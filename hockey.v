==> flow/design.v <==
module hockey(
input clk,
input rst,
input BTN_A,
input BTN_B,
input [1:0] DIR_A,
input [1:0] DIR_B,
input [2:0] Y_in_A,
input [2:0] Y_in_B,
output reg [2:0] X_COORD,
output reg [2:0] Y_COORD
);
reg turn;
reg [7:0] timer;
reg [1:0] dirY;
reg [2:0] scoreA;
reg [2:0] scoreB;
reg [3:0] cState;
parameter [3:0] IDLE = 4'b0000;
parameter [3:0] DISP = 4'b0001;
parameter [3:0] HIT_A = 4'b0010;
parameter [3:0] HIT_B = 4'b0011;
parameter [3:0] SEND_A = 4'b0100;
parameter [3:0] SEND_B = 4'b0101;
parameter [3:0] RESP_A = 4'b0110;
parameter [3:0] RESP_B = 4'b0111;
parameter [3:0] GOAL_A = 4'b1000;
parameter [3:0] GOAL_B = 4'b1001;
parameter [3:0] GAME_OVER = 4'b1010;
parameter [2:0] TWO_SECS = 3'd4;
always @(posedge clk or posedge rst)
begin
    if (rst) begin
        timer <= 0;
        dirY <= 0;
        scoreA <= 0;
        scoreB <= 0;
        X_COORD <= 0;
        Y_COORD <= 0;
        cState <= IDLE;
    end
    else 
    begin
        case (cState)
            IDLE:
            begin
                if (BTN_A == 0 && BTN_B == 1) 
                begin
                    turn <= 1;
                    cState <= DISP;
                end
                else if (BTN_A == 1 && BTN_B == 0) 
                begin
                    turn <= 0;
                    cState <= DISP;
                end
                else 
                begin
                    cState <= IDLE;
                end
            end
            DISP:
            begin
                if (timer < TWO_SECS) 
                begin
                    timer <= timer + 1;
                    cState <= DISP;
                end
                else 
                begin
                    timer <= 0;
                    if (turn == 1) 
                    begin
                        cState <= HIT_B;
                    end
                    else 
                    begin
                        cState <= HIT_A;
                    end
                end
            end
            HIT_A:
            begin
                if (BTN_A && (Y_in_A < 5))
                begin
                    X_COORD <= 0;
                    Y_COORD <= Y_in_A;
                    dirY <= DIR_A;
                    cState <= SEND_B;
                end
                else
                begin
                    cState <= HIT_A;
                end
            end
            HIT_B:
            begin
                if (BTN_B && (Y_in_B < 5))
                begin
                    X_COORD <= 4;
                    Y_COORD <= Y_in_B;
                    dirY <= DIR_B;
                    cState <= SEND_A;
                end
                else
                begin
                    cState <= HIT_B;
                end
            end
            SEND_A:
            begin
                if (timer < TWO_SECS) 
                begin
                    timer <= timer + 1;
                    cState <= SEND_A;
                end
                else
                begin
                    timer <= 0;
                    case (dirY)
                    2'b00:
                        if (X_COORD > 1)
                        begin
                            X_COORD <= X_COORD - 1;
                            cState <= SEND_A;
                        end
                        else
                        begin
                            X_COORD <= 0;
                            cState <= RESP_A;
                        end
                    2'b01:
                    begin
                        if (Y_COORD == 4)
                        begin
                            dirY <= 2'b10;
                            Y_COORD <= Y_COORD - 1;
                            if (X_COORD > 1)
                            begin
                                X_COORD <= X_COORD - 1;
                                cState <= SEND_A;
                            end
                            else
                            begin
                                X_COORD <= 0;
                                cState <= RESP_A;
                            end
                        end
                        else 
                        begin
                            Y_COORD <= Y_COORD + 1;
                            if (X_COORD > 1)
                            begin
                                X_COORD <= X_COORD - 1;
                                cState <= SEND_A;
                            end
                            else
                            begin
                                X_COORD <= 0;
                                cState <= RESP_A;
                            end
                        end
                    end
                    2'b10:
                    begin
                        if (Y_COORD == 0)
                        begin
                            dirY <= 2'b01;
                            Y_COORD <= Y_COORD + 1;
                            if (X_COORD > 1)
                            begin
                                X_COORD <= X_COORD - 1;
                                cState <= SEND_A;
                            end
                            else
                            begin
                                X_COORD <= 0;
                                cState <= RESP_A;
                            end
                        end
                        else 
                        begin
                            Y_COORD <= Y_COORD - 1;
                            if (X_COORD > 1)
                            begin
                                X_COORD <= X_COORD - 1;
                                cState <= SEND_A;
                            end
                            else
                            begin
                                X_COORD <= 0;
                                cState <= RESP_A;
                            end
                        end
                    end
                    default:
                    begin
                        cState <= SEND_A;
                    end
                    endcase
                end
            end
            SEND_B:
            begin
                if (timer < TWO_SECS) 
                begin
                    timer <= timer + 1;
                    cState <= SEND_B;
                end
                else
                begin
                    timer <= 0;
                    case (dirY)
                    2'b00:
                        if (X_COORD < 3)
                        begin
                            X_COORD <= X_COORD + 1;
                            cState <= SEND_B;
                        end
                        else
                        begin
                            X_COORD <= 4;
                            cState <= RESP_B;
                        end
                    2'b01:
                    begin
                        if (Y_COORD == 4)
                        begin
                            dirY <= 2'b10;
                            Y_COORD <= Y_COORD - 1;
                            if (X_COORD < 3)
                            begin
                                X_COORD <= X_COORD + 1;
                                cState <= SEND_B;
                            end
                            else
                            begin
                                X_COORD <= 4;
                                cState <= RESP_B;
                            end
                        end
                        else 
                        begin
                            Y_COORD <= Y_COORD + 1;
                            if (X_COORD < 3)
                            begin
                                X_COORD <= X_COORD + 1;
                                cState <= SEND_B;
                            end
                            else
                            begin
                                X_COORD <= 4;
                                cState <= RESP_B;
                            end
                        end
                    end
                    2'b10:
                    begin
                        if (Y_COORD == 0)
                        begin
                            dirY <= 2'b01;
                            Y_COORD <= Y_COORD + 1;
                            if (X_COORD < 3)
                            begin
                                X_COORD <= X_COORD + 1;
                                cState <= SEND_B;
                            end
                            else
                            begin
                                X_COORD <= 4;
                                cState <= RESP_B;
                            end
                        end
                        else 
                        begin
                            Y_COORD <= Y_COORD - 1;
                            if (X_COORD < 3)
                            begin
                                X_COORD <= X_COORD + 1;
                                cState <= SEND_B;
                            end
                            else
                            begin
                                X_COORD <= 4;
                                cState <= RESP_B;
                            end
                        end
                    end
                    default:
                    begin
                        cState <= SEND_B;
                    end
                    endcase
                end
            end
            RESP_A:
            begin
                if (timer < TWO_SECS) 
                begin
                    if (BTN_A && (Y_COORD == Y_in_A))
                    begin
                        X_COORD <= 1;
                        timer <= 0;
                        case (DIR_A)
                            2'b00:
                            begin
                                dirY <= DIR_A;
                                cState <= SEND_B;
                            end
                            2'b01:
                            begin
                                if (Y_COORD == 4)
                                begin
                                    dirY <= 2'b10;
                                    Y_COORD <= Y_COORD - 1;
                                    cState <= SEND_B;
                                end
                                else
                                begin
                                    dirY <= DIR_A;
                                    Y_COORD <= Y_COORD + 1;
                                    cState <= SEND_B;
                                end
                            end
                            2'b10:
                            begin
                                if (Y_COORD == 0)
                                begin
                                    dirY <= 2'b01;
                                    Y_COORD <= Y_COORD + 1;
                                    cState <= SEND_B;
                                end
                                else
                                begin
                                    dirY <= DIR_A;
                                    Y_COORD <= Y_COORD - 1;
                                    cState <= SEND_B;
                                end
                            end
                            default:
                            begin
                                cState <= RESP_A;
                            end
                        endcase
                    end
                    else 
                    begin
                        timer <= timer + 1;
                        cState <= RESP_A;
                    end
                end
                else
                begin
                    timer <= 0;
                    scoreB <= scoreB + 1;
                    cState <= GOAL_B;
                end
            end
            RESP_B:
            begin
                if (timer < TWO_SECS) 
                begin
                    if (BTN_B && (Y_COORD == Y_in_B))
                    begin
                        X_COORD <= 3;
                        timer <= 0;
                        case (DIR_B)
                            2'b00:
                            begin
                                dirY <= DIR_B;
                                cState <= SEND_A;
                            end
                            2'b01:
                            begin
                                if (Y_COORD == 4)
                                begin
                                    dirY <= 2'b10;
                                    Y_COORD <= Y_COORD - 1;
                                    cState <= SEND_A;
                                end
                                else
                                begin
                                    dirY <= DIR_B;
                                    Y_COORD <= Y_COORD + 1;
                                    cState <= SEND_A;
                                end
                            end
                            2'b10:
                            begin
                                if (Y_COORD == 0)
                                begin
                                    dirY <= 2'b01;
                                    Y_COORD <= Y_COORD + 1;
                                    cState <= SEND_A;
                                end
                                else
                                begin
                                    dirY <= DIR_B;
                                    Y_COORD <= Y_COORD - 1;
                                    cState <= SEND_A;
                                end
                            end
                            default:
                            begin
                                cState <= RESP_B;
                            end
                        endcase
                    end
                    else 
                    begin
                        timer <= timer + 1;
                        cState <= RESP_B;
                    end
                end
                else
                begin
                    timer <= 0;
                    scoreA <= scoreA + 1;
                    cState <= GOAL_A;
                end
            end
            GOAL_A:
            begin
                if (timer < TWO_SECS) 
                begin
                    timer <= timer + 1;
                    cState <= GOAL_A;
                end
                else
                begin
                    timer <= 0;
                    if (scoreA == 3)
                    begin
                        turn <= 0;
                        cState <= GAME_OVER;
                    end
                    else
                    begin
                        cState <= HIT_B;
                    end
                end
            end
            GOAL_B:
            begin
                if (timer < TWO_SECS) 
                begin
                    timer <= timer + 1;
                    cState <= GOAL_B;
                end
                else
                begin
                    timer <= 0;
                    if (scoreB == 3)
                    begin
                        turn <= 1;
                        cState <= GAME_OVER;
                    end
                    else
                    begin
                        cState <= HIT_A;
                    end
                end
            end
            GAME_OVER:
            begin
                cState <= GAME_OVER;
            end
            default:
            begin
                cState <= IDLE;
            end
        endcase
    end
end
endmodule
# Step by step through the tools: hockey
# Tool output for the design above, in the order of the flow.
# Line numbers count from 1 in the design file above.
# Cell names lack the library's common part.
# A cell with n/a has no value.
[inputs]
top = "hockey"
clock_port = "clk"
cell_library = "sky130hd"
lib_corner = "tt_025C_1v80"

# Elaborated design
# Source: Yosys, flattened and elaborated, memories not mapped. Widths are those after wreduce. Registers that Yosys merges into a memory's read port (data or address) are not register bits. Print and check cells do not count. Equal cells are merged and count once.
[bits]
regBits = 27
word_cells = 172
inputBits = 14
out_inout_bits = 6
[classes]
mux = 79
add_sub_neg = 7
reduce_and_logical = 25
equal = 44
cmp = 5
bitwise = 4
[op_table]
columns = ["operator", "count"]
rows = [
  ["2-to-1 mux 3 bit", 23],
  ["parallel mux 4 bit (select 11 bit)", 1],
  ["2-to-1 mux 4 bit", 10],
  ["2-to-1 mux 2 bit", 20],
  ["2-to-1 mux 8 bit", 5],
  ["inequality test 2 bit with constant B", 13],
  ["parallel mux 8 bit (select 3 bit)", 1],
  ["AND reduction 11 bit", 2],
  ["parallel mux 3 bit (select 6 bit)", 1],
  ["parallel mux 3 bit (select 2 bit)", 3],
  ["equality test 4 x 3 -> 1 bit with constant B", 4],
  ["inequality test 3 bit with constant B", 5],
  ["parallel mux 3 bit (select 5 bit)", 1],
  ["AND reduction 13 bit", 1],
  ["adder 3 x 1 -> 3 bit with constant B", 4],
  ["equality test 4 bit with constant B", 3],
  ["inequality test 4 bit with constant B", 3],
  ["parallel mux 2 bit (select 3 bit)", 2],
  ["parallel mux 2 bit (select 5 bit)", 1],
  ["OR reduction 3 bit", 3],
  ["2-to-1 mux 1 bit", 9],
  ["equality test 4 x 2 -> 1 bit with constant B", 2],
  ["adder 8 x 1 -> 8 bit with constant B", 1],
  ["less-than comparator 8 x 3 -> 1 bit with constant B", 1],
  ["AND reduction 7 bit", 1],
  ["nonzero test 7 bit", 1],
  ["logical AND 1 bit", 6],
  ["equality test 2 x 1 -> 1 bit with constant B", 3],
]
# Other operator kinds: 22; their cells: 34.

# Longest topological paths
# Longest topological path by Yosys (ltp), each cell counted once; first at word level (registers and memories cut), then after technology mapping (sequential cells cut; the memories' decode and read muxes count).
[depth]
ltp_word = 6
abc_area = 0
ltp_mapped = 9
depth_no_buf = 8

# Synthesis result
# The flow's flattened synthesis, as Yosys stat reports it; memories are mapped. The netlist is that of the ABC_AREA named above (0 if unset); the other value can give another one.
# The area totals of this step are shown rounded.
[synth_totals]
synth_area_um2 = 2380
seqArea_um2 = 832
ff_cells = 33
mapped_cells = 270
buf_cells = 8
[types]
columns = ["type", "count", "type_area_um2"]
rows = [
  ["dfrtp_1", 31, 775.744],
  ["ha_1", 21, 262.752],
  ["o21ai_0", 22, 110.106],
  ["nor2_1", 24, 90.086],
  ["xnor2_1", 10, 87.584],
  ["inv_1", 23, 86.333],
  ["nand2_1", 23, 86.333],
  ["nand3_1", 16, 80.077],
  ["a21oi_1", 12, 60.058],
  ["mux2_2", 5, 56.304],
  ["a22oi_1", 5, 37.536],
  ["nor2b_1", 5, 31.28],
  ["a211oi_1", 4, 30.029],
  ["edfxtp_1", 1, 30.029],
  ["mux2i_1", 3, 30.029],
  ["dfstp_2", 1, 26.275],
  ["or4_4", 2, 22.522],
  ["nor4_4", 1, 21.27],
]
# Not listed: further types 39, cells in them 61.

# Worst setup path after synthesis
# Path of least setup slack by OpenSTA after synthesis, without wires, with an ideal clock, recovery checks aside; 20% of the period is set as input and as output delay. Where synthesis merged equal registers, the netlist keeps one of their names.
[synth_path]
path_type = "in2reg"
start = "input Y_in_B[0]"
end = "register Y_COORD[2]"
stages = 6
required_time_ns = 2.325
arrival_time_ns = 1.916
path_buffers = 0
launch_ns = 0.490
period_ns = 2.45
path_delay_ns = 1.551
input_delay_ns = 0.490
slack_ns = 0.410
setup_time_ns = 0.125
period_less_setup_slack_ns = 2.04
# "path_delay_ns" is the arrival time less input delay plus setup time.
# "stages": output pins that drive a net of the path, with the launching flip-flop's if there is one; two outputs of one cell count as two.
# "period_less_setup_slack_ns" is the clock period less the worst setup slack; recovery checks do not enter. This is arithmetic on one report: input and output delays are still those of the set period (20% each).
# Between the ends stands the longest chain of elaborated cells between them, by number of cells; it is not shown to be the way that was timed. Of several equally long chains one is given.
# Each line given opens the expression or statement behind the cell; cells for indexed reads and writes are added by Yosys, which also makes memories of some case tables.
# At most two assigning lines are given for a register; there are more.
[synth_between]
cell_sequence = "or3b_1 -> and3_4 -> o31ai_4 -> nand4_2 -> nor2_1 -> mux2_2"
elab_chain_cells = 5
cells_between = 11
lines_between = 4
classes_between = "compare: 1; eq/ne: 3; mux: 4; reduce/logical: 3"
[synth_rtl]
columns = ["item", "line", "text"]
rows = [
  ["from (decl)", 9, "input [2:0] Y_in_B,"],
  ["equality test 3 bit", 363, "if (BTN_B && (Y_COORD == Y_in_B))"],
  ["logical AND 1 bit", 363, ""],
  ["2-to-1 mux 3 bit", 363, ""],
  ["2-to-1 mux 3 bit", 361, "if (timer < TWO_SECS)"],
  ["parallel mux 3 bit (select 5 bit)", 44, "case (cState)"],
  ["to (assign)", 87, "Y_COORD <= Y_in_A;"],
  ["to (assign)", 101, "Y_COORD <= Y_in_B;"],
  ["to (decl)", 11, "output reg [2:0] Y_COORD"],
]

# Path in the finished layout
# Path of least setup slack in the final report of stored run 2 (OpenROAD, finished layout, wires in). Where an end is a register, its clock arrival counts in the times.
[layout_path]
path_type = "in2reg"
start = "input Y_in_A[0]"
end = "register X_COORD[0]"
stages = 7
input_delay_ns = 0.45
period_ns = 2.25
slack_ns = 0.05
setup_time_ns = 0.12
launch_ns = 0.45
required_time_ns = 2.41
arrival_time_ns = 2.36
path_buffers = 1
# Between the ends stands the longest chain of elaborated cells between them, by number of cells; it is not shown to be the way that was timed. Of several equally long chains one is given.
# At most two assigning lines are given for a register; there are more.
[layout_between]
cell_sequence = "clkdlybuf4s50_1 -> o21ai_1 -> a21boi_0 -> a211oi_1 -> nand3_2 -> nor4_1 -> a21oi_1"
elab_chain_cells = 5
cells_between = 11
lines_between = 4
classes_between = "compare: 1; eq/ne: 3; mux: 4; reduce/logical: 3"
[layout_rtl]
columns = ["item", "line", "text"]
rows = [
  ["from (decl)", 8, "input [2:0] Y_in_A,"],
  ["equality test 3 bit", 300, "if (BTN_A && (Y_COORD == Y_in_A))"],
  ["logical AND 1 bit", 300, ""],
  ["2-to-1 mux 3 bit", 300, ""],
  ["2-to-1 mux 3 bit", 298, "if (timer < TWO_SECS)"],
  ["parallel mux 3 bit (select 6 bit)", 44, "case (cState)"],
  ["to (assign)", 124, "X_COORD <= X_COORD - 1;"],
  ["to (assign)", 140, "X_COORD <= X_COORD - 1;"],
  ["to (decl)", 10, "output reg [2:0] X_COORD,"],
]

# hockey through Yosys and OpenROAD on sky130hd: 2 stored runs, unordered, with their settings and measured results. The constraints put input and output delay at 20% of the set period each and load the outputs with 0.01 pF.
# "period_less_ws_ns" = clock period - worst setup slack. The figure is calculated, with input and output delays left at 20% of the set period.
# "timing.worst_path_ns" is the time allowed to the run's worst setup path (the clock period less input and output delay, where it has them) less its slack. Clock arrival times count: a late capture clock shortens it, a late launch clock lengthens it.
# "total_power_w": no workload was simulated; the value follows from the tool's default switching activity.
# Measured values are rounded.

[[run]]
name = "stored run 1"
[run.settings]
period_ns = 3.13
CORE_UTILIZATION = 69
SETUP_SLACK_MARGIN = -0.1
PLACE_DENSITY = 0.67
CORE_ASPECT_RATIO = 0.78
CELL_PAD_IN_SITES_GLOBAL_PLACEMENT = 2
GPL_TIMING_DRIVEN = 0
GPL_ROUTABILITY_DRIVEN = 1
CTS_CLUSTER_DIAMETER = 162
CAP_MARGIN = 20
CORE_MARGIN = 2
SLEW_MARGIN = 20
[run.results]
outcome = "did not finish, placement stopped with GPL-0301"

[[run]]
name = "stored run 2"
[run.settings]
period_ns = 2.25
CAP_MARGIN = 20
CORE_MARGIN = 2
CORE_UTILIZATION = 40
SLEW_MARGIN = 20
[run.results]
yosys.chip_area_um2 = 2380
total_power_w = 0.00434
fin_util_pct = 52.4
setup_ws_ns = 0.049
timing.worst_path_ns = 1.75
worstPathKind = "in2reg"
final_hold_ws_ns = 0.480
die_area_um2 = 6590
period_less_ws_ns = 2.201
